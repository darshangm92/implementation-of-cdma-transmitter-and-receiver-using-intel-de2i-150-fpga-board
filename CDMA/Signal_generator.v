==> flow/design.v <==
module  Signal_generator(
				 CLOCK_50 ,
				 signal,data,data_rec,data_rec1
					);
input CLOCK_50 ;
output [15:0] signal;
input[0:3]data;
output[3:0]data_rec;
output[3:0]data_rec1;
reg [15:0] signal;  
reg [31:0] i;
cdma cdma_ins(CLOCK_50,data,data_rec,data_rec1);
always@(posedge CLOCK_50)
begin
signal <=data_rec;
end	
endmodule
module cdma(CLOCK_50,data,data_rec,data_rec1,signal_tx);
input[0:3] data; 
reg [0:3]chip =4'b0011;  
reg [0:3]chip1=4'b0100;  
reg[1:0] out;  
reg[1:0] out1; 
input CLOCK_50;
reg[31:0] i=0;
reg[31:0] j=0;
reg[31:0] m=0;
reg[31:0] count=0;
reg[31:0]sync=0;  
wire signed [1:0] signal1;  
wire signed [1:0] signal2;  
output wire signed [2:0] signal_tx; 
output wire  data_rec;  
output wire  data_rec1; 
reg signed [2:0] despread=0;
reg signed [2:0] ndespread;
reg signed [2:0] despread1=0;
reg signed [2:0] ndespread1;
reg[1:0] positive_vol=2'b01; 
reg[1:0] negative_vol=2'b11; 
always@(posedge CLOCK_50)
begin
if(sync>1)
begin
out<=data[i]^chip[j];  
out1<=data[i]^chip1[j]; 
j<=j+1;
if(j>=3)
	begin
		i<=i+1;
		j<=0;
		if(i>=3)
			begin
				i<=0;
			end	
	end
end
else
begin
sync<=sync+1;
end
end
assign signal1=(out==0)?negative_vol:positive_vol;  
assign signal2=(out1==0)?negative_vol:positive_vol; 
assign signal_tx=signal1+signal2;  
always@(posedge CLOCK_50)
begin
if(count>2)
begin
	despread<=(chip[m]==1)?(despread-(signal_tx)):(despread+(signal_tx));  
	despread1<=(chip1[m]==1)?(despread1-(signal_tx)):(despread1+(signal_tx));  
	m<=m+1;
	if(m>=3)
	begin
		ndespread<=despread;  
		ndespread1<=despread1; 
		despread<=0;
		despread1<=0;
		m<=0;
	end	
end
else
	count<=count+1;
end
assign data_rec=(ndespread>0)?1'b1:1'b0;  
assign data_rec1=(ndespread1>0)?1'b1:1'b0;   
endmodule
* Step by step through the tools: Signal_generator
Tool output for the design above, in the order of the flow.
Lines are those of the file above, counted from 1.
Not given: -
- Top module :: Signal_generator
- Clock input :: CLOCK_50
- Cell library :: sky130hd
- Timing corner :: tt_025C_1v80

* Word level
Yosys after proc, flatten, opt, wreduce and memory -nomap, before mapping. Enables and synchronous resets that opt folds into registers are not counted as muxes. Memory bits, and registers merged into a memory's read port (data or address), are not among the register bits. Print and check cells are not counted. Equal cells are merged and count once.
- Bits in registers :: 177
- Cells after elaboration :: 49
- Add/subtract/negate cells :: 13
- Magnitude comparators :: 7
- Shift-type cells :: 5
- Mux-type cells :: 6
- Bitwise operators :: 2
- Reduce/logical cells :: 4
** Operator list (count)
- adder 32 x 1 -> 32 bit (second input constant) :: 5
- variable part select 4 x 32 -> 1 bit (first input constant) :: 4
- subtractor 2 x 32 -> 32 bit (first input constant) :: 3
- greater-or-equal comparator 32 x 2 -> 1 bit (second input constant) :: 3
- > comparator 32 x 1 -> 1 bit (second input constant) :: 1
- > comparator 32 x 2 -> 1 bit (second input constant) :: 1
- variable part select 4 x 32 -> 1 bit :: 1
- > comparator 3 x 1 -> 1 bit (second input constant) :: 2
- adder 3 bit :: 2
- subtractor 3 bit :: 2
- two-way mux 3 bit :: 2
- zero test 2 bit :: 2
- AND reduction 2 bit :: 2
- two-way mux 2 bit :: 2
- adder 2 x 2 -> 3 bit :: 1
- XOR 1 bit :: 2
- two-way mux 1 bit :: 2

* Logic depth
Yosys ltp: most cells in a row. Word level: on the elaborated netlist, between registers, memories and ports. Mapped: between sequential cells and ports; inverters and the memories' decode and read muxes count.
- Word-level depth :: 5
- ABC_AREA :: 0
- Depth in mapped cells :: 7
- Gate-level depth less buffers :: 7

* Synthesis result
The flow's flattened synthesis, as Yosys stat reports it; memories are mapped. The netlist is that of the ABC_AREA named above (0 if unset); the other value can give another one.
Totals and module areas in this step are rounded.
- Cell count :: 505
- Mapped area :: 7380 um^2
- Flip-flops :: 171
- Buffers :: 27
** Cell types
- sky130_fd_sc_hd__edfxtp_1 :: count 170, area in all 5.1E+03 um^2
- sky130_fd_sc_hd__xnor2_1 :: count 57, area in all 499.229 um^2
- sky130_fd_sc_hd__nor4_1 :: count 34, area in all 212.704 um^2
- sky130_fd_sc_hd__ha_1 :: count 15, area in all 187.68 um^2
- sky130_fd_sc_hd__nand3_1 :: count 36, area in all 180.173 um^2
- sky130_fd_sc_hd__buf_4 :: count 23, area in all 172.666 um^2
- sky130_fd_sc_hd__nand4_1 :: count 24, area in all 150.144 um^2
- sky130_fd_sc_hd__xor2_1 :: count 15, area in all 131.376 um^2
- sky130_fd_sc_hd__nor2_1 :: count 28, area in all 105.101 um^2
- sky130_fd_sc_hd__inv_1 :: count 21, area in all 78.826 um^2
- sky130_fd_sc_hd__nand2_1 :: count 20, area in all 75.072 um^2
- sky130_fd_sc_hd__and4_1 :: count 7, area in all 61.309 um^2
- sky130_fd_sc_hd__and3_1 :: count 8, area in all 50.048 um^2
- sky130_fd_sc_hd__nor3_1 :: count 10, area in all 50.048 um^2
- sky130_fd_sc_hd__nor4b_1 :: count 5, area in all 43.792 um^2
- sky130_fd_sc_hd__nor4_2 :: count 3, area in all 37.536 um^2
- sky130_fd_sc_hd__mux2i_1 :: count 3, area in all 30.029 um^2
- sky130_fd_sc_hd__nor2b_1 :: count 4, area in all 25.024 um^2
Other cell types: 18; their cells: 22.
The figures by module come from a second, unflattened synthesis with its own total; it is not the netlist above.
- Cell total of the unflattened synthesis :: 510
- Area (unflattened synthesis) :: 7410 um^2
Each row is one instance without its submodules.
** By module
- cdma :: instances 1, cells 487, area 7230 um^2, seq. area 5100 um^2
- Signal_generator :: instances 1, cells 23, area 181 um^2, seq. area 20.0 um^2

* Path before layout
Path of least setup slack by OpenSTA after synthesis, without wires, with an ideal clock, recovery checks aside; 20% of the period is set as input and as output delay. Where synthesis merged equal registers, the netlist keeps one of their names.
- Path kind :: register -> register
- Start point :: reg cdma_ins.count[2]
- End point :: reg cdma_ins.despread1[1]
- Period :: 5.58 ns
- Time at the first pin :: 0.000 ns
- Arrival time :: 4.622 ns
- Slack :: 0.380 ns
- Delay of the path :: 5.200 ns
- Driving pins on the path :: 6
- Path buffers :: 1
- Period reached after synthesis :: 5.2 ns
"delay of the path" = arrival - input delay + setup time.
"driving pins on the path": output pins that drive a net of the path, with the launching flip-flop's if there is one; two outputs of one cell count as two.
"period reached after synthesis" is the clock period less the worst setup slack; recovery checks do not enter. This is arithmetic on one report: input and output delays are still those of the set period (20% each).
Between the ends stands the longest chain of elaborated cells between them, by number of cells; it is not shown to be the way that was timed. Of several equally long chains one is given.
Each line given opens the expression or statement behind the cell; cells for indexed reads and writes are added by Yosys, which also makes memories of some case tables.
- Cells stage by stage :: sky130_fd_sc_hd__edfxtp_1 -> sky130_fd_sc_hd__clkbuf_2 -> sky130_fd_sc_hd__nor4_1 -> sky130_fd_sc_hd__nand4_1 -> sky130_fd_sc_hd__nor3_1 -> sky130_fd_sc_hd__inv_1
- Length of the longest elaborated chain :: 1
- Elaborated cells between the ends (all ways) :: 1
- Source lines of those cells :: 1
- Classes of those cells :: 1 x compare
** Ends and longest elaborated chain, after synthesis
- start, declared :: line 28 : reg[31:0] count=0;
- start, assigned :: line 83 : count<=count+1;
- > comparator 32 x 2 -> 1 bit :: line 68 : if(count>2)
- end, assigned :: line 71 : despread1<=(chip1[m]==1)?(despread1-(signal_tx)):(despread1+(signal_tx));
- end, assigned :: line 78 : despread1<=0;
- end, declared :: line 37 : reg signed [2:0] despread1=0;

* Path in the finished layout
Path of least setup slack in the final report of entry A (OpenROAD, finished layout, wires in). Where an end is a register, its clock arrival counts in the times.
- Path kind :: register -> output
- Start point :: reg cdma_ins.ndespread[2]
- End point :: out data_rec[0]
- Period :: 7.21 ns
- Time at the first pin :: 0.43 ns
- Arrival time :: 1.48 ns
- Slack :: 4.29 ns
- Driving pins on the path :: 3
- Path buffers :: 1
Between the ends stands the longest chain of elaborated cells between them, by number of cells; it is not shown to be the way that was timed. Of several equally long chains one is given.
- Cells stage by stage :: sky130_fd_sc_hd__edfxtp_1 -> sky130_fd_sc_hd__nor2b_1 -> sky130_fd_sc_hd__clkdlybuf4s50_1
- Length of the longest elaborated chain :: 2
- Elaborated cells between the ends (all ways) :: 2
- Source lines of those cells :: 1
- Classes of those cells :: 1 x compare; 1 x mux
** Ends and longest elaborated chain, after layout
- start, declared :: line 36 : reg signed [2:0] ndespread;
- start, assigned :: line 75 : ndespread<=despread;
- > comparator 3 x 1 -> 1 bit :: line 85 : assign data_rec=(ndespread>0)?1'b1:1'b0;
- two-way mux 1 bit :: line 85
- end, declared :: line 8 : output[3:0]data_rec;

Memo
Re: implementation data of Signal_generator

Measured results for Signal_generator: 2 stored runs of the Yosys and OpenROAD flow on sky130hd. The settings differ; the order carries no meaning. The constraints put input and output delay at 20% of the set period each and load the outputs with 0.01 pF.
"achieved clock period": clock period set for the run, less the worst setup slack. It is reckoned from that one timing run; input and output delays stay at 20% of the period that was set.
By "worst setup path time" is meant the share of the clock period that the worst setup path is allowed (20% is reserved at inputs, 20% at outputs), minus its slack. Clock arrival times at its registers enter into it.
By "power consumption" is meant OpenSTA's value without simulated activity: inputs other than the clock are taken to toggle once in ten clock periods, and the tool carries that through the logic.
Results are given in rounded form.

** Entry A
- Settings :: period_ns=7.21; CORE_UTILIZATION=32; PLACE_DENSITY_LB_ADDON=0.22; HOLD_SLACK_MARGIN=-0.01; CORE_MARGIN=9; TNS_END_PERCENT=20; GPL_TIMING_DRIVEN=1; MIN_ROUTING_LAYER=met2; MAX_ROUTING_LAYER=met5; CAP_MARGIN=20; SLEW_MARGIN=20
- Power consumption :: 2020 uW
- Achieved clock period :: 2.923 ns
- Mapped cell area after synthesis :: 7380 um^2
- Total negative slack on setup checks :: 0.000 ns
- Worst setup slack after layout :: 4.29 ns
- Standard-cell area after layout :: 8670 um^2
- Worst setup path time :: 1.48 ns
- Critical path type :: register -> output
- Worst hold slack :: 0.416 ns
- Area of the die :: 28800 um^2
- Utilization of the finished layout :: 38.3%

** Entry B
- Settings :: period_ns=5.24; CORE_UTILIZATION=61; CAP_MARGIN=20; CORE_MARGIN=2; SLEW_MARGIN=20
- Power consumption :: 2860 uW
- Achieved clock period :: 2.539 ns
- Mapped cell area after synthesis :: 7380 um^2
- Total negative slack on setup checks :: 0.000 ns
- Worst setup slack after layout :: 2.70 ns
- Standard-cell area after layout :: 8530 um^2
- Worst setup path time :: 1.49 ns
- Critical path type :: register -> output
- Worst hold slack :: 0.432 ns
- Area of the die :: 13000 um^2
- Utilization of the finished layout :: 71.6%
