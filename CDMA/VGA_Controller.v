==> flow/design.v <==
module VGA_Controller(reset,
                      		     vga_clk,
                      		     BLANK_n,
                      		     HS,
                      		     VS,
		    		     CoorX,
		     		     CoorY);
input reset;
input vga_clk;
output reg BLANK_n;
output reg HS;
output reg VS;
output [10:0] CoorX;
output [9:0] CoorY;
parameter hori_line  =800;        
parameter hori_back  =48;
parameter hori_front = 16;
parameter vert_line  =525;       
parameter vert_back  = 33;
parameter vert_front = 10;
parameter H_sync_cycle =96 ;
parameter V_sync_cycle =2 ;
reg  [10:0] h_cnt;
reg  [9:0] v_cnt;
wire cHD,cVD,cDEN,hori_valid,vert_valid;
assign CoorX  = (h_cnt<(hori_line-hori_front)&& h_cnt>=hori_back+H_sync_cycle ) ? h_cnt-hori_back-H_sync_cycle : 11'd640;
assign CoorY  = (v_cnt<(vert_line-vert_front)&& v_cnt>=vert_back+V_sync_cycle) ? v_cnt-vert_back-V_sync_cycle : 10'd480; 
always@(negedge vga_clk,posedge reset)
begin
  if (reset)
  begin
     h_cnt<=11'd0;
     v_cnt<=10'd0;
  end
    else
    begin
      if (h_cnt==hori_line-1)
      begin 
         h_cnt<=11'd0;
         if (v_cnt==vert_line-1)
            v_cnt<=10'd0;
         else
            v_cnt<=v_cnt+1;
      end
      else
         h_cnt<=h_cnt+1;
    end
end
assign cHD = (h_cnt<H_sync_cycle)?1'b0:1'b1;
assign cVD = (v_cnt<V_sync_cycle)?1'b0:1'b1;
assign hori_valid = (h_cnt<(hori_line-hori_front)&& h_cnt>=hori_back+H_sync_cycle)? 1'b1:1'b0 ;
assign vert_valid = (v_cnt<(vert_line-vert_front)&& v_cnt>=vert_back+V_sync_cycle)? 1'b1:1'b0 ;
assign cDEN = (hori_valid && vert_valid);
always@(negedge vga_clk)
begin
  HS<=cHD;
  VS<=cVD;
  BLANK_n<=cDEN;
end
endmodule
# --- Tool chain data of VGA_Controller ---
# The steps from the RTL of VGA_Controller to its reports follow in flow order.
# Lines are those of the file above, counted from 1.
# Library cell names are shortened.
setup:
  design: "VGA_Controller"
  clock: "vga_clk"
  cell_library: "sky130hd"
  corner: "tt_025C_1v80"

# --- Word-level counts ---
# Source: Yosys, flattened and elaborated, memories not mapped. Widths are those after wreduce; folded enables and synchronous resets count as part of the registers. Registers that Yosys merges into a memory's read port (data or address) are not register bits. Print and check cells do not count. Equal cells are merged and count once.
word_totals:
  ff_bits: 24
  out_inout_bits: 24
classes:
  addsub: 6
  n_cmp: 6
  eq_ne: 2
  mux: 8
  reduce_logical: 3
ops:
  columns: ["cell", "count"]
  rows:
  - ["2-to-1 mux 11 bit", 2]
  - ["2-to-1 mux 10 bit", 2]
  - ["adder 11 x 1 -> 11 bit with constant B", 1]
  - ["less-than comparator 11 x 10 -> 1 bit with constant B", 1]
  - ["== test 11 x 10 -> 1 bit with constant B", 1]
  - ["subtractor 11 x 6 -> 11 bit with constant B", 1]
  - ["less-than comparator 11 x 7 -> 1 bit with constant B", 1]
  - ["subtractor 11 x 8 -> 11 bit with constant B", 1]
  - [">= comparator 11 x 8 -> 1 bit with constant B", 1]
  - ["adder 10 x 1 -> 10 bit with constant B", 1]
  - ["less-than comparator 10 bit with constant B", 1]
  - ["== test 10 bit with constant B", 1]
  - ["less-than comparator 10 x 2 -> 1 bit with constant B", 1]
  - ["subtractor 10 x 3 -> 10 bit with constant B", 1]
  - ["subtractor 10 x 6 -> 10 bit with constant B", 1]
  - [">= comparator 10 x 6 -> 1 bit with constant B", 1]
  - ["2-to-1 mux 1 bit", 4]
  - ["logical AND 1 bit", 3]

# --- Depth ---
# Yosys ltp: most cells in a row. Word level: on the elaborated netlist, between registers, memories and ports. Mapped: between sequential cells and ports; inverters and the memories' decode and read muxes count.
depth:
  ltp_word: 4
  ABC_AREA: 0
  mapped_depth: 7
  ltp_nobuf: 6

# --- Mapped cells and area ---
# Yosys stat after the flow's synthesis: flattened, memories mapped to cells. It holds for the ABC_AREA given above (unset counts as 0); a run with the other value may have another netlist.
# The area totals of this step are shown rounded.
mapped:
  cells: 176
  area_mm2: 0.001657
  seqArea_mm2: 0.0005856
  ffs: 24
  n_buf: 9
by_type:
  columns: ["cell_type", "count", "area_total_um2"]
  rows:
  - ["dfrtn_1", 21, 525.504]
  - ["xnor2_1", 12, 105.101]
  - ["ha_1", 6, 75.072]
  - ["nor2_1", 18, 67.565]
  - ["dfxtp_1", 3, 60.058]
  - ["nand2_1", 14, 52.55]
  - ["xor2_1", 6, 52.55]
  - ["o21ai_0", 10, 50.048]
  - ["nand3_1", 9, 45.043]
  - ["nor4_4", 2, 42.541]
  - ["inv_1", 9, 33.782]
  - ["and3_1", 5, 31.28]
  - ["buf_2", 6, 30.029]
  - ["nor3_2", 3, 30.029]
  - ["o41ai_4", 1, 27.526]
  - ["and2_1", 4, 25.024]
  - ["nand4_1", 4, 25.024]
  - ["nand4b_4", 1, 23.773]
# Not listed: further types 29, cells in them 42.

# Flow measurements of VGA_Controller on sky130hd: 2 stored runs with different settings, listed in no order. Input and output delays are each 20% of the period that was set; the output load is 0.01 pF.
# "power_total_mw" rests on the timing tool's default activity at the inputs, not on a simulated workload.
# Results are given in rounded form.
runs:
  - name: "entry A"
    settings:
      period_ns: 6.63
      SETUP_SLACK_MARGIN: -0.2
      CAP_MARGIN: 20
      CORE_MARGIN: 2
      CORE_UTILIZATION: 40
      SLEW_MARGIN: 20
    results:
      post_synth_area_mm2: 0.001657
      die_area_mm2: 0.004672
      final_stdcell_area_mm2: 0.002213
      layout_utilization_pct: 55.3
      worstSetupSlack_ns: -0.068
      setupTns_ns: -0.209
      timing.hold.ws_ns: 0.496
      power_total_mw: 0.2425
  - name: "entry B"
    settings:
      period_ns: 4.76
      CORE_UTILIZATION: 27
      SETUP_SLACK_MARGIN: 1.01
      PLACE_DENSITY_LB_ADDON: 0.04
      CELL_PAD_IN_SITES_GLOBAL_PLACEMENT: 0
      TNS_END_PERCENT: 85
      CTS_CLUSTER_SIZE: 36
      CTS_CLUSTER_DIAMETER: 23
      CAP_MARGIN: 35
      SLEW_MARGIN: 30
      CORE_MARGIN: 2
    results:
      post_synth_area_mm2: 0.001657
      die_area_mm2: 0.006778
      final_stdcell_area_mm2: 0.002875
      layout_utilization_pct: 48.6
      worstSetupSlack_ns: -0.552
      setupTns_ns: -9.363
      timing.hold.ws_ns: 0.554
      power_total_mw: 0.3447
